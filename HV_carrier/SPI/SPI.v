==> flow/design.v <==
`timescale  1 ps / 1 ps
module msc_slave_spi (
          rstb,                
          clk,                 
          xfer_len,            
          busy,                 
          rd_data,             
          spi_csb,             
          spi_clk,             
          spi_din,             
          spi_dout,            
			 wr_data,
			 Addressn_Data,
			 Command_Format_Error,
			 Command_Format_Interrupt,
			 Command_Encoding_Interrupt,
			 Reset_All_Errors
       );
input rstb; 
input clk;
input [3:0] xfer_len;         
input [7:0] wr_data;   
input spi_csb;
input spi_clk;
input spi_din; 
input Reset_All_Errors;
input Command_Encoding_Interrupt;
output reg busy; 
output reg[7:0] rd_data;         
output reg Addressn_Data;  
output reg Command_Format_Error;
output reg Command_Format_Interrupt;
output spi_dout;       
reg spi_din_s, spi_din_s1;
reg spi_clk_s, spi_clk_s1, spi_clk_s2, spi_clk_der, spi_clk_n_der;
reg spi_csb_s, spi_csb_s1;
reg Transaction_Counter;
always @ (posedge clk or negedge rstb)
begin
	if(!rstb) 
	begin  
		spi_din_s1 <= 1'b0;
		spi_din_s <= 1'b0;		
	end 
	else 
	begin
      spi_din_s1 <= spi_din;
		spi_din_s <= spi_din_s1;
   end
end
always @ (posedge clk or negedge rstb)
begin
	if(!rstb) 
	begin  
		spi_clk_s1 <= 1'b0;
		spi_clk_s2 <= 1'b0;
		spi_clk_s <= 1'b0;	
		spi_clk_der <= 1'b0;
		spi_clk_n_der <= 1'b0;
	end 
	else 
	begin
      spi_clk_s1 <= spi_clk;
		spi_clk_s2 <= spi_clk_s1;
		spi_clk_s <= spi_clk_s2;
		spi_clk_der <= spi_clk_s2 & (~spi_clk_s);
		spi_clk_n_der <= spi_clk_s & (~spi_clk_s2);
   end
end
always @ (posedge clk or negedge rstb)
begin
	if(!rstb) 
	begin  
		spi_csb_s1 <= 1'b0;
		spi_csb_s <= 1'b0;		
	end 
	else 
	begin
      spi_csb_s1 <= spi_csb;
		spi_csb_s <= spi_csb_s1;
   end
end
reg [7:0] shift_in;
reg [2:0] xfercount;
always @(posedge clk or negedge rstb)
   begin
      if (!rstb) 
			begin
				shift_in <= 8'h0;
				rd_data <= 8'h0;
				xfercount <= 3'h0;
				busy <= 1'b0;
				Addressn_Data <= 1'b0;
				Transaction_Counter <= 1'b0;
				Command_Format_Error <= 1'b0;
				Command_Format_Interrupt <= 1'b0;
			end 
		else 
			begin
				if (spi_csb_s) 
					begin
						shift_in <= 8'h0;
						busy <= 1'b0;
						if (Reset_All_Errors) begin Command_Format_Error <= 1'b0; end
						if (Command_Encoding_Interrupt)
							begin
								rd_data <= 8'h0;
								xfercount <= 3'h0;
								Addressn_Data <= 1'b0;
								Transaction_Counter <= 1'b0;
							end
						if (xfercount > 0) 
							begin 
								xfercount <= 3'h0;
								Transaction_Counter <= 1'b0;
								Command_Format_Error <= 1'b1;
								Command_Format_Interrupt <= 1'b1;
							end
						else begin Command_Format_Interrupt <= 1'b0; end
					end 
				else 
					begin
						if (spi_clk_der) 
							begin
								if (xfercount == (xfer_len-1)) 
								begin
									rd_data <= {shift_in[6:0], spi_din_s};
									xfercount <= 3'h0;
									Transaction_Counter <= ~Transaction_Counter;
								end
								else 
									begin
										if (Transaction_Counter) begin Addressn_Data <= 1'b1; end
										else begin Addressn_Data <= 1'b0; end
										shift_in <= {shift_in[6:0], spi_din_s};
										xfercount <= xfercount + 3'h1;
										busy <= 1'b1;
									end
							end
					end
			end
   end
reg [7:0] shift_out;
always @(posedge clk or negedge rstb)
   begin
      if (!rstb) begin
         shift_out <= 8'h0;
      end 
		else begin
         if (spi_csb_s) begin
            shift_out <= wr_data; 
         end 
			else if (spi_clk_n_der) begin 
            shift_out <= shift_out << 1;
         end
      end
   end
assign spi_dout = shift_out[7];
endmodule
# Reports on msc_slave_spi
# The steps from the RTL of msc_slave_spi to its reports follow in flow order.
# Line numbers count from 1 in the design file above.
# Library cell names are shortened.
# A cell with - has no value.
# inputs
design,msc_slave_spi
clk_port,clk
lib,sky130hd
pvt_corner,tt_025C_1v80

# Elaborated design
# Counts by Yosys on the flattened word-level netlist (proc, flatten, opt, wreduce; memories kept). Register bits leave out memories and registers merged into their read ports (data or address). Print and check cells are left out. Cells with the same type and inputs are merged into one.
# word_totals
out_inout_bits,13
input_bits,19
regBits,40
elab_cells,69
# classes
mux,29
bitwise,5
cmp,1
eq_ne,4
n_addsub,2
n_reduce_logical,10
# op_table
op,n
8-bit two-way mux,6
3-bit by 32-bit equality test with 1-bit output,1
7-bit two-way mux,3
1-bit two-way mux,15
3-bit two-way mux,5
3-bit AND reduction,3
2-bit nonzero test,4
2-bit AND reduction,3
4-bit by 1-bit subtractor with 5-bit output with constant B,1
2-bit inequality test with constant B,2
1-bit inverter,3
3-bit by 1-bit adder with 3-bit output with constant B,1
3-bit by 1-bit > comparator with 1-bit output with constant B,1
3-bit by 2-bit inequality test with 1-bit output with constant B,1
1-bit bitwise AND,2

# Logic depth
# Depth = most cells in a row (Yosys ltp): at word level without a register or memory, in the mapped netlist without a sequential cell, where the memories' decode and read muxes count.
# logic_depth
word_depth,5
abc_area,1
mapped_depth,12
depth_no_buf,12

# Synthesis result
# The flow's flattened synthesis, as Yosys stat reports it; memories are mapped. The netlist is that of the ABC_AREA named above (0 if unset); the other value can give another one.
# The area totals of this step are shown rounded.
# types
type,n,area_total_um2
dfrtp_1,40,1000.96
nand2_1,74,277.766
nand3_1,18,90.086
inv_1,20,75.072
nand2_4,5,56.304
o21ai_1,8,40.038
ha_1,3,37.536
nor2_1,9,33.782
buf_6,2,22.522
o211ai_1,3,22.522
inv_2,5,18.768
nor2_2,2,12.512
o22ai_1,2,12.512
nor2_4,1,11.261
a21oi_1,2,10.01
o21ai_0,2,10.01
or2_4,1,8.758
xnor2_1,1,8.758
# Not listed: further types 5, cells in them 5.
# synth_totals
n_buf,4
cells,203
seq_area_um2,1000
area_um2,1780
flip_flops,40

# Timing after synthesis
# OpenSTA on the mapped netlist: ideal clock, no wires. The path of least setup slack (recovery checks aside). Input and output delay are each 20% of the period. Register names are those of the netlist, which keeps one name where synthesis merged equal registers.
# synth_path
path_kind,input port to flip-flop
start,in xfer_len[0]
end,reg rd_data[0]
delay_ns,1.135
setup_ns,0.117
required_time_ns,1.823
period_ns,1.94
launch_ns,0.388
t_arrival_ns,1.406
path_slack_ns,0.417
path_buffers,0
path_stages,12
input_delay_ns,0.388
period_less_setup_slack_ns,1.523
# "delay_ns" is the arrival time less input delay plus setup time.
# "path_stages" counts driving pins, that of a launching flip-flop among them; a cell with two outputs on the path counts twice.
# "period_less_setup_slack_ns" = period - worst setup slack (recovery checks aside). The figure is calculated, with input and output delays left at 20% of the set period.
# Between the ends stands the longest chain of elaborated cells between them, by number of cells; it is not shown to be the way that was timed. Of several equally long chains one is given.
# Each line given opens the expression or statement behind the cell; cells for indexed reads and writes are added by Yosys, which also makes memories of some case tables.
# At most two assigning lines are given for a register; there are more.
# synth_between
cell_sequence,inv_2 -> ha_1 -> inv_1 -> nand2_1 -> nand2_1 -> o21ai_1 -> nor2_2 -> nand2_4 -> nand2_4 -> nand2_2 -> nand2_1 -> nand2_1
elab_chain_cells,5
cone_cells,7
cone_lines,3
cone_classes,1 x add/sub; 1 x eq/ne; 3 x mux; 2 x reduce/logical
# synth_rtl
item,line_no,text
from (decl),21,input [3:0] xfer_len;
4-bit by 1-bit subtractor with 5-bit output,125,if (xfercount == (xfer_len-1))
3-bit by 32-bit equality test with 1-bit output,125,
8-bit two-way mux,125,
8-bit two-way mux,123,if (spi_clk_der)
8-bit two-way mux,100,if (spi_csb_s)
to (assign),107,rd_data <= 8'h0;
to (assign),127,"rd_data <= {shift_in[6:0], spi_din_s};"
to (decl),29,output reg[7:0] rd_data;

# Timing after layout
# From the final timing report of record 1: the path of least setup slack in the routed layout; clock arrival at registers is part of the times.
# layout_path
path_kind,flip-flop to flip-flop
start,reg xfercount[1]
end,reg rd_data[3]
setup_ns,0.07
path_buffers,1
path_stages,11
launch_ns,0.30
required_time_ns,1.59
period_ns,1.36
path_slack_ns,-0.27
t_arrival_ns,1.86
# Between the ends stands the longest chain of elaborated cells between them, by number of cells; it is not shown to be the way that was timed. Of several equally long chains one is given.
# At most two assigning lines are given for a register; there are more.
# layout_between
cell_sequence,dfrtp_1 -> inv_2 -> nand2_2 -> nand2_2 -> o21ai_2 -> nor2_2 -> nand2_4 -> nand2_8 -> buf_6 -> nand3_1 -> nand2_1
elab_chain_cells,4
cone_cells,6
cone_lines,3
cone_classes,1 x eq/ne; 3 x mux; 2 x reduce/logical
# layout_rtl
item,line_no,text
from (decl),84,reg [2:0] xfercount;
from (assign),91,xfercount <= 3'h0;
from (assign),136,xfercount <= xfercount + 3'h1;
3-bit by 32-bit equality test with 1-bit output,125,if (xfercount == (xfer_len-1))
8-bit two-way mux,125,
8-bit two-way mux,123,if (spi_clk_der)
8-bit two-way mux,100,if (spi_csb_s)
to (assign),107,rd_data <= 8'h0;
to (assign),127,"rd_data <= {shift_in[6:0], spi_din_s};"
to (decl),29,output reg[7:0] rd_data;

# Stored flow runs of msc_slave_spi (2 of them; Yosys, OpenROAD, sky130hd). They differ in their settings and are not a sequence. Constraints: input delay and output delay 20% of the set period each, output load 0.01 pF.
# "achieved_period_ns" is the run's clock period less its worst setup slack. It is reckoned from that one timing run; input and output delays stay at 20% of the period that was set.
# By "total_power_w" is meant OpenSTA's value without simulated activity: inputs other than the clock are taken to toggle once in ten clock periods, and the tool carries that through the logic.
# The measured numbers are rounded.
# Among the settings, -- means not set for that run.
setting or result,record 1,record 2
period_ns,1.36,1.02
CORE_UTILIZATION,64,15
SETUP_SLACK_MARGIN,0.19,--
HOLD_SLACK_MARGIN,0.24,0.13
CORE_ASPECT_RATIO,0.64,--
TNS_END_PERCENT,40,--
ABC_AREA,1,--
GPL_ROUTABILITY_DRIVEN,1,--
SLEW_MARGIN,15,20
MIN_ROUTING_LAYER,met1,--
CAP_MARGIN,20,20
CORE_MARGIN,2,2
PLACE_DENSITY_LB_ADDON,--,0.05
CELL_PAD_IN_SITES_DETAIL_PLACEMENT,--,2
GPL_TIMING_DRIVEN,--,0
CTS_CLUSTER_DIAMETER,--,214
timing.setup.ws_ns,-0.269,-0.747
achieved_period_ns,1.629,1.767
yosys_chip_area_um2,1780,1860
design_die_area_um2,3230,13300
total_power_w,0.0037,0.00643
final_util_frac,0.95,0.275
final_stdcell_area_um2,2530,3310
