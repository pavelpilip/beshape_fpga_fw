==> flow/design.v <==
`timescale 1 ns / 1 ns 
module pulser(
	clk,
	reset_n,
	Pulser_Enable_Out,
	Pulse_Control_Out,
	Pulser_Set_Out,
	Tissue_Temperature_Measure,
	Pulser_IC_Error,
	Reset_All_Errors,
	Out_Pulse_Measure
   );
output reg Pulser_Enable_Out;
output reg Pulse_Control_Out;
output reg Pulser_Set_Out;
output reg Pulser_IC_Error;
input clk;
input reset_n;	
input Tissue_Temperature_Measure;
input Reset_All_Errors;
input Out_Pulse_Measure;
reg [11:0] Pulse_Width_Counter;
reg [2:0] state;
reg Tissue_Temperature_Measure_d;
reg Tissue_Temperature_Measure_dd;
reg Tissue_Temperature_Measure_der;
parameter Pulse_High_Duration = 12'h3;  
parameter Pulse_Low_Duration = 12'h960;  
parameter IDLE = 3'h0, PULSE_WIDTH_DELAY = 3'h1, PULSE_PERIOD_DELAY = 3'h2, DELAY_ONE_CLOCK = 3'h3, VALIDATE_PULSE_OUT = 3'h4;
always @ (posedge clk or negedge reset_n)
begin
	if(!reset_n) begin  
		Tissue_Temperature_Measure_d <= 1'b0;
		Tissue_Temperature_Measure_dd <= 1'b0;
		Tissue_Temperature_Measure_der <= 1'b0;			
	end 
	else begin
		Tissue_Temperature_Measure_d <= Tissue_Temperature_Measure;
		Tissue_Temperature_Measure_dd <= Tissue_Temperature_Measure_d;
		Tissue_Temperature_Measure_der <= (~Tissue_Temperature_Measure_dd) && Tissue_Temperature_Measure_d;
	end
end		
always @ (posedge clk or negedge reset_n)
begin
	if(!reset_n) begin
		Pulse_Width_Counter <= 12'h0;	
		Pulser_Enable_Out <= 1'b0;
		state <= IDLE;
		Pulse_Control_Out <= 1'b0;	
		Pulser_Set_Out <= 1'b0;		
		Pulser_IC_Error <= 1'b0;
	end 
	else begin
		if (Reset_All_Errors) begin Pulser_IC_Error <= 1'b0; end
		case(state) 
			IDLE: 	        
				begin
					if ((Tissue_Temperature_Measure_der) && (!Pulser_IC_Error))
						begin
							Pulse_Control_Out <= 1'b1;
							state <= DELAY_ONE_CLOCK;
						end
					Pulser_Enable_Out <= 1'b1;
					Pulse_Width_Counter <= 12'h0;
					Pulser_Set_Out <= 1'b1;		
				end
			DELAY_ONE_CLOCK: 	        
				begin
					Pulse_Width_Counter <= Pulse_Width_Counter + 12'h1;
					state <= VALIDATE_PULSE_OUT;
				end
			VALIDATE_PULSE_OUT: 	        
				begin
						Pulse_Width_Counter <= Pulse_Width_Counter + 12'h1;
						state <= PULSE_WIDTH_DELAY; 
				end
			PULSE_WIDTH_DELAY:  	        
				begin
					if (Pulse_Width_Counter == Pulse_High_Duration)
						begin
							state <= PULSE_PERIOD_DELAY;
							Pulse_Control_Out <= 1'b0;
						end
					else begin Pulse_Width_Counter <= Pulse_Width_Counter + 12'h1; end
				end
			PULSE_PERIOD_DELAY:  	        
				begin
					if (Pulse_Width_Counter == Pulse_Low_Duration)
						begin
							state <= IDLE;
							Pulse_Control_Out <= 1'b0;
							Pulse_Width_Counter <= 12'h0;
						end
					else 
						Pulse_Width_Counter <= Pulse_Width_Counter + 12'h1;
				end
			default:
				begin
				end
		endcase
	end
end		
endmodule
# --- Tool chain data of pulser ---
# Tool output for the design above, in the order of the flow.
# Line numbers count from 1 in the design file above.
# Operators: Yosys type, input widths -> output width; for muxes data width and select width s.
# Library cell names are shortened.
design:
  top: "pulser"
  clock_port: "clk"
  cell_library: "sky130hd"
  corner: "tt_025C_1v80"

# --- Elaborated design ---
# Counts by Yosys on the flattened word-level netlist (proc, flatten, opt, wreduce; memories kept). Register bits leave out memories and registers merged into their read ports (data or address). Print and check cells are left out. Cells with the same type and inputs are merged into one.
op_classes:
  mux: 11
  reduce_and_logical: 9
  eq_ne: 10
  logic: 1
  add_sub_neg: 1
op_table:
  columns: ["cell", "n"]
  rows:
  - ["$pmux 12 s4", 1]
  - ["$mux 12", 2]
  - ["$pmux 3 s5", 1]
  - ["$add 12x1->12 const B", 1]
  - ["$eq 12x12->1 const B", 1]
  - ["$eq 12x2->1 const B", 1]
  - ["$mux 3", 3]
  - ["$ne 2x2->1 const B", 4]
  - ["$reduce_and 4->1", 2]
  - ["$eq 3x2->1 const B", 2]
  - ["$reduce_bool 5->1", 1]
  - ["$reduce_bool 4->1", 1]
  - ["$eq 3x1->1 const B", 1]
  - ["$eq 3x3->1 const B", 1]
  - ["$logic_not 3->1", 1]
  - ["$reduce_bool 3->1", 1]
  - ["$pmux 1 s3", 1]
  - ["$mux 1", 3]
  - ["$reduce_and 2->1", 1]
  - ["$reduce_or 2->1", 1]
  - ["$logic_and 1x1->1", 1]
  - ["$not 1->1", 1]
bits:
  register_bits: 20
  out_inout_bits: 4

# --- Depth ---
# Yosys ltp: most cells in a row. Word level: on the elaborated netlist, between registers, memories and ports. Mapped: between sequential cells and ports; inverters and the memories' decode and read muxes count.
logic_depth:
  ltp_word: 4
  abc_area: 0
  depth_mapped: 6
  depth_no_buf: 6

# --- Mapped cells and area ---
# The flow's flattened synthesis, as Yosys stat reports it; memories are mapped. The netlist is that of the ABC_AREA named above (0 if unset); the other value can give another one.
# Totals and module areas in this step are rounded.
synth_totals:
  stdcells: 116
  flip_flops: 22
  mapped_area_um2: 1150
  sequential_area_um2: 552
by_type:
  columns: ["cell", "n", "type_area_um2"]
  rows:
  - ["dfrtp_1", 21, 525.504]
  - ["nand4_1", 7, 43.792]
  - ["xnor2_1", 5, 43.792]
  - ["nor2_1", 11, 41.29]
  - ["a21oi_1", 8, 40.038]
  - ["nand2_1", 9, 33.782]
  - ["a2111oi_0", 3, 26.275]
  - ["dfstp_2", 1, 26.275]
  - ["inv_1", 7, 26.275]
  - ["ha_1", 2, 25.024]
  - ["or3_1", 3, 18.768]
  - ["o41ai_1", 2, 17.517]
  - ["a21oi_4", 1, 16.266]
  - ["a211oi_1", 2, 15.014]
  - ["a21o_1", 2, 15.014]
  - ["buf_4", 2, 15.014]
  - ["nand3_1", 3, 15.014]
  - ["nor3b_1", 2, 15.014]
# Not listed: further types 20, cells in them 25.

# --- Path before layout ---
# OpenSTA on the mapped netlist: ideal clock, no wires. The path of least setup slack (recovery checks aside). Input and output delay are each 20% of the period. Register names are those of the netlist, which keeps one name where synthesis merged equal registers.
synth_timing:
  path_type: "flip-flop to flip-flop"
  startpoint: "reg Pulse_Width_Counter[9]"
  endpoint: "reg Pulse_Width_Counter[9]"
  path_slack_ns: 0.183
  driving_pins: 5
  path_buffers: 0
  path_delay_ns: 1.917
  setup_time_ns: 0.131
  t_arrival_ns: 1.786
  launch_ns: 0.000
  required_ns: 1.969
  clock_period_ns: 2.1
  synth_period_reached_ns: 1.917
# "path_delay_ns" is the arrival time less input delay plus setup time.
# "driving_pins" counts driving pins, that of a launching flip-flop among them; a cell with two outputs on the path counts twice.
# "synth_period_reached_ns" = period - worst setup slack (recovery checks aside). The figure is calculated, with input and output delays left at 20% of the set period.
# Between the ends stands the longest chain of elaborated cells between them, by number of cells; it is not shown to be the way that was timed. Of several equally long chains one is given.
# A line is the first line of the expression or statement that the cell stems from. Yosys adds cells for indexed reads and writes and turns some case tables into memories.
# At most two assigning lines are given for a register; there are more.
synth_via:
  cell_sequence: "dfrtp_1 > or4_1 > or4_4 > a21oi_4 > nor4_2"
  elab_chain_cells: 3
synth_rtl:
  columns: ["element", "line", "source"]
  rows:
  - ["start: declaration", 22, "reg [11:0] Pulse_Width_Counter;"]
  - ["start: assignment", 69, "Pulse_Width_Counter <= Pulse_Width_Counter + 12'h1;"]
  - ["start: assignment", 74, "Pulse_Width_Counter <= Pulse_Width_Counter + 12'h1;"]
  - ["$add 12x1->12", 95, "Pulse_Width_Counter <= Pulse_Width_Counter + 12'h1;"]
  - ["$mux 12", 88, "if (Pulse_Width_Counter == Pulse_Low_Duration)"]
  - ["$pmux 12 s4", 55, "case(state)"]
  - ["end: assignment", 69, null]
  - ["end: assignment", 74, null]
  - ["end: declaration", 22, null]

# --- Worst path after layout ---
# Path of least setup slack in the final report of flow run B (OpenROAD, finished layout, wires in). Where an end is a register, its clock arrival counts in the times.
layout_timing:
  path_type: "flip-flop to flip-flop"
  startpoint: "reg Pulse_Width_Counter[9]"
  endpoint: "reg Pulse_Width_Counter[9]"
  t_arrival_ns: 2.32
  clock_period_ns: 3.22
  launch_ns: 0.30
  required_ns: 3.41
  setup_time_ns: 0.11
  path_buffers: 0
  path_slack_ns: 1.10
  driving_pins: 5
# Between the ends stands the longest chain of elaborated cells between them, by number of cells; it is not shown to be the way that was timed. Of several equally long chains one is given.
# At most two assigning lines are given for a register; there are more.
layout_via:
  cell_sequence: "dfrtp_1 > or4_1 > or4_4 > a21oi_4 > nor4_2"
  elab_chain_cells: 3
layout_rtl:
  columns: ["element", "line", "source"]
  rows:
  - ["start: declaration", 22, "reg [11:0] Pulse_Width_Counter;"]
  - ["start: assignment", 69, "Pulse_Width_Counter <= Pulse_Width_Counter + 12'h1;"]
  - ["start: assignment", 74, "Pulse_Width_Counter <= Pulse_Width_Counter + 12'h1;"]
  - ["$add 12x1->12", 95, "Pulse_Width_Counter <= Pulse_Width_Counter + 12'h1;"]
  - ["$mux 12", 88, "if (Pulse_Width_Counter == Pulse_Low_Duration)"]
  - ["$pmux 12 s4", 55, "case(state)"]
  - ["end: assignment", 69, null]
  - ["end: assignment", 74, null]
  - ["end: declaration", 22, null]

# Measured data: module pulser, platform sky130hd, 2 stored runs of the flow under differing settings, order arbitrary. Input and output delays are each 20% of the period that was set; the output load is 0.01 pF.
# "period_reached_ns" is the run's clock period less its worst setup slack. It is reckoned from that one timing run; input and output delays stay at 20% of the period that was set.
# "worstPathTime_ns" means the part of the period allowed to the worst setup path (the constraints hold back 20% at inputs and 20% at outputs) less its slack; where the path has registers, the arrival times of their clocks count too.
# By "total_power_w" is meant OpenSTA's value without simulated activity: inputs other than the clock are taken to toggle once in ten clock periods, and the tool carries that through the logic.
# The measured numbers are rounded.
runs:
  - name: "flow run A"
    settings:
      period_ns: 2.43
      CORE_UTILIZATION: 69
      PLACE_DENSITY_LB_ADDON: 0.11
      CORE_ASPECT_RATIO: 1.16
      CELL_PAD_IN_SITES_DETAIL_PLACEMENT: 1
      TNS_END_PERCENT: 30
      ABC_AREA: 0
      GPL_TIMING_DRIVEN: 0
      CAP_MARGIN: 20
      CORE_MARGIN: 2
      SLEW_MARGIN: 20
    outcome: "not finished: placement ended with error DPL-0033"
  - name: "flow run B"
    settings:
      period_ns: 3.22
      CORE_UTILIZATION: 47
      PLACE_DENSITY_LB_ADDON: 0.2
      HOLD_SLACK_MARGIN: 0.07
      TNS_END_PERCENT: 90
      CAP_MARGIN: 25
      CORE_MARGIN: 2
      SLEW_MARGIN: 20
    results:
      layout_utilization_pct: 55.2
      worstPathTime_ns: 2.12
      critical_path_kind: "flip-flop to flip-flop"
      die_footprint_um2: 2860
      final_setup_ws_ns: 1.10
      total_power_w: 0.000436
      yosys_chip_area_um2: 1150
      period_reached_ns: 2.124
