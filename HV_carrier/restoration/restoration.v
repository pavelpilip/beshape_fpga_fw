==> flow/design.v <==
`timescale 1 ns / 1 ns 
module restoration(
	clk,
	reset_n,
	Reset_All_Errors,
	Restorated_Pulse,
	Pulser_Trigger_Request,
	Pulse_Measurement_Done,
	Pulse_Propagation_Counter,
	Pulser_IC_Error,
	Tissue_Temperature_Measurement_Error_Flag
   );
output reg Pulse_Measurement_Done;
output reg [15:0] Pulse_Propagation_Counter;
output reg Tissue_Temperature_Measurement_Error_Flag;
input clk;
input reset_n;
input Restorated_Pulse;
input Pulser_Trigger_Request;
input Pulser_IC_Error;
input Reset_All_Errors;
reg Pulse_Counter_Enable;
reg Pulser_Trigger_Request_d;
reg Pulser_Trigger_Request_dd;
reg Pulser_Trigger_Request_der;
reg Restorated_Pulse_d;
reg Restorated_Pulse_dd;
reg Restorated_Pulse_der;		
always @ (posedge clk or negedge reset_n)
begin
	if(!reset_n) begin  
		Pulser_Trigger_Request_d <= 1'b0;
		Pulser_Trigger_Request_dd <= 1'b0;
		Pulser_Trigger_Request_der <= 1'b0;			
	end 
	else begin
		Pulser_Trigger_Request_d <= Pulser_Trigger_Request;
		Pulser_Trigger_Request_dd <= Pulser_Trigger_Request_d;
		Pulser_Trigger_Request_der <= (~Pulser_Trigger_Request_dd) && Pulser_Trigger_Request_d;
	end
end
always @ (posedge clk or negedge reset_n)
begin
	if(!reset_n) begin  
		Restorated_Pulse_d <= 1'b0;
		Restorated_Pulse_dd <= 1'b0;
		Restorated_Pulse_der <= 1'b0;			
	end 
	else begin
		Restorated_Pulse_d <= Restorated_Pulse;
		Restorated_Pulse_dd <= Restorated_Pulse_d;
		Restorated_Pulse_der <= (~Restorated_Pulse_dd) && Restorated_Pulse_d;
	end
end		
always @ (posedge clk or negedge reset_n)
begin
  if (!reset_n) 
	begin
		Pulse_Propagation_Counter <= 16'h0;	
		Pulse_Counter_Enable <= 1'b0;
		Pulse_Measurement_Done <= 1'b0;
		Tissue_Temperature_Measurement_Error_Flag <= 1'b0;
	end
  else 
	begin
		if (Reset_All_Errors) begin Tissue_Temperature_Measurement_Error_Flag <= 1'b0; end
		if (Pulser_Trigger_Request_der) 
			begin 
				Pulse_Propagation_Counter <= 16'h0;	
				Pulse_Counter_Enable <= 1'b1;
				Pulse_Measurement_Done <= 1'b0;	
			end
		else if (Pulser_IC_Error)
			begin
				Pulse_Counter_Enable <= 1'b0;
				Pulse_Measurement_Done <= 1'b0;
				Pulse_Propagation_Counter <= 16'h0;	
			end
		else if (Restorated_Pulse_der) 
			begin
				Pulse_Counter_Enable <= 1'b0;
				Pulse_Measurement_Done <= 1'b1;
			end
		if (Pulse_Counter_Enable) 
			begin
				if (Pulse_Propagation_Counter == 16'hFFFF)
					begin
						Pulse_Counter_Enable <= 1'b0;
						Pulse_Measurement_Done <= 1'b0;
						Pulse_Propagation_Counter <= 16'h0;
						Tissue_Temperature_Measurement_Error_Flag <= 1'b1;
					end
				else
					begin
						Pulse_Propagation_Counter <= Pulse_Propagation_Counter + 16'h1;
					end
			end
	end  		
end			
endmodule
# Step by step through the tools: restoration
# The steps from the RTL of restoration to its reports follow in flow order.
# Lines are those of the file above, counted from 1.
# Library cell names are shortened.
# A cell with - has no value.
# inputs
top	restoration
clock	clk
lib	sky130hd
corner	tt_025C_1v80

# After elaboration
# Counts by Yosys on the flattened word-level netlist (proc, flatten, opt, wreduce; memories kept). Register bits leave out memories and registers merged into their read ports (data or address). Print and check cells are left out. Cells with the same type and inputs are merged into one.
# word_totals
register_bits	25
latch_bits	0
mem_bits_rw	0
mem_bits_ro	0
clocked_rd_ports_x_width	0
mem_count	0
inputBits	6
out_inout_bits	18
# classes
add_sub_neg	1
n_mul	0
div_mod_pow	0
compare	0
n_eq	1
shift	0
mux	17
n_logic	2
reduce_and_logical	3
# ops
op	n
16-bit 2-to-1 mux	4
16-bit by 1-bit adder with 16-bit output (second input constant)	1
16-bit equality test (second input constant)	1
1-bit 2-to-1 mux	13
3-bit nonzero test	1
1-bit logical AND	2
1-bit inverter	2

# Depth
# Longest topological path by Yosys (ltp), each cell counted once; first at word level (registers and memories cut), then after technology mapping (sequential cells cut; the memories' decode and read muxes count).
# logic_depth
ltp_word	5
ABC_AREA	0
ltp_mapped	6
mapped_depth_nobuf	5

# Mapped cells and area
# Source: synth_stat.txt of the flow (Yosys; design flattened, memories mapped). It holds for the ABC_AREA given above (unset counts as 0); a run with the other value may have another netlist.
# The area totals of this step are shown rounded.
# synth_totals
mapped_cells	116
yosys_area_um2	1200
seqArea_um2	630
ffs	25
buffers	5
# by_type
cell_type	n	type_area_um2
dfrtp_1	25	625.6
o21ai_0	8	40.038
a31oi_1	6	37.536
a21oi_1	6	30.029
o41ai_4	1	27.526
a22o_1	3	26.275
nand3_1	5	25.024
nand4_1	4	25.024
buf_6	2	22.522
nor2_1	6	22.522
inv_1	5	18.768
nand2_1	5	18.768
nor4_1	3	18.768
and4_1	2	17.517
o41ai_1	2	17.517
a21o_1	2	15.014
nor3_1	3	15.014
o31ai_1	2	15.014
# Not listed: further types 21, cells in them 26.

# Path before layout
# Path of least setup slack by OpenSTA after synthesis, without wires, with an ideal clock, recovery checks aside; 20% of the period is set as input and as output delay. Where synthesis merged equal registers, the netlist keeps one of their names.
# synth_path
path_type	register -> register
start	register Pulse_Propagation_Counter[0]
end	register Pulse_Propagation_Counter[5]
tclk_ps	1800
setup_ps	137
t_first_pin_ps	0
arrival_time_ps	1638
slack_ps	25
path_delay_ps	1775
stages	7
synth_period_reached_ps	1775
# "path_delay_ps" is the arrival time less input delay plus setup time.
# "stages": output pins that drive a net of the path, with the launching flip-flop's if there is one; two outputs of one cell count as two.
# "synth_period_reached_ps" = period - worst setup slack (recovery checks aside). The figure is calculated, with input and output delays left at 20% of the set period.
# The rows between start and end are the longest chain of elaborated cells between them; the timing report does not say that the signal goes this way. Where chains are equally long, one stands for them.
# Each line given opens the expression or statement behind the cell; cells for indexed reads and writes are added by Yosys, which also makes memories of some case tables.
# A register here has more assigning lines than the two given.
# synth_via
cell_sequence	dfrtp_1 ha_1 nand3_2 o41a_1 buf_2 a31oi_1 a31oi_1
elab_chain_cells	3
# synth_rtl
element	line_no	rtl
from (decl)	14	output reg [15:0] Pulse_Propagation_Counter;
from (assign)	59	Pulse_Propagation_Counter <= 16'h0;
from (assign)	95	Pulse_Propagation_Counter <= Pulse_Propagation_Counter + 16'h1;
16-bit by 1-bit adder with 16-bit output	95
16-bit 2-to-1 mux	86	if (Pulse_Propagation_Counter == 16'hFFFF)
16-bit 2-to-1 mux	84	if (Pulse_Counter_Enable)
to (assign)	90	Pulse_Propagation_Counter <= 16'h0;
to (assign)	95
to (decl)	14

# Worst path after layout
# From the final timing report of job 1: the path of least setup slack in the routed layout; clock arrival at registers is part of the times.
# The report prints the path's times to 10 ps; the period is as set.
# layout_path
path_type	register -> register
start	register Pulse_Propagation_Counter[0]
end	register Pulse_Propagation_Counter[11]
tclk_ps	2410
setup_ps	90
t_first_pin_ps	310
arrival_time_ps	2260
slack_ps	370
stages	7
# The rows between start and end are the longest chain of elaborated cells between them; the timing report does not say that the signal goes this way. Where chains are equally long, one stands for them.
# A register here has more assigning lines than the two given.
# layout_via
cell_sequence	dfrtp_1 ha_1 nand3_2 o41ai_4 buf_4 o21ai_2 a22o_1
elab_chain_cells	3
# layout_rtl
element	line_no	rtl
from (decl)	14	output reg [15:0] Pulse_Propagation_Counter;
from (assign)	59	Pulse_Propagation_Counter <= 16'h0;
from (assign)	95	Pulse_Propagation_Counter <= Pulse_Propagation_Counter + 16'h1;
16-bit by 1-bit adder with 16-bit output	95
16-bit 2-to-1 mux	86	if (Pulse_Propagation_Counter == 16'hFFFF)
16-bit 2-to-1 mux	84	if (Pulse_Counter_Enable)
to (assign)	90	Pulse_Propagation_Counter <= 16'h0;
to (assign)	95
to (decl)	14

# restoration through Yosys and OpenROAD on sky130hd: 2 stored runs, unordered, with their settings and measured results. The constraints put input and output delay at 20% of the set period each and load the outputs with 0.01 pF.
# "timing.achieved_period_ps": clock period set for the run, less the worst setup slack. It is reckoned from that one timing run; input and output delays stay at 20% of the period that was set.
# "worst_setup_path_time_ps" is the time allowed to the run's worst setup path (the clock period less input and output delay, where it has them) less its slack. Clock arrival times count: a late capture clock shortens it, a late launch clock lengthens it.
# By "power_mw" is meant OpenSTA's value without simulated activity: inputs other than the clock are taken to toggle once in ten clock periods, and the tool carries that through the logic.
# "worst_setup_path_time_ps" is given in steps of 10 ps.
# The measured numbers are rounded.
# A setting shown as - is not set for that run.
setting or result,job 1,job 2
period_ns,2.41,2.98
CORE_UTILIZATION,44,40
PLACE_DENSITY_LB_ADDON,0.02,-
HOLD_SLACK_MARGIN,-0.09,-
CELL_PAD_IN_SITES_DETAIL_PLACEMENT,0,-
GPL_ROUTABILITY_DRIVEN,1,-
CTS_CLUSTER_DIAMETER,204,-
CAP_MARGIN,0,20
CORE_MARGIN,2,2
SLEW_MARGIN,20,20
util_frac,0.56,0.5
fin_tns_ps,0,0
worst_setup_path_time_ps,2040,2170
path_kind,register -> register,register -> register
fin_ws_ps,370,810
synthArea_um2,1200,1200
final_hold_ws_ps,390,390
power_mw,0.82,0.66
die_area_um2,3200,3500
final_cell_area_um2,1500,1500
timing.achieved_period_ps,2040,2169
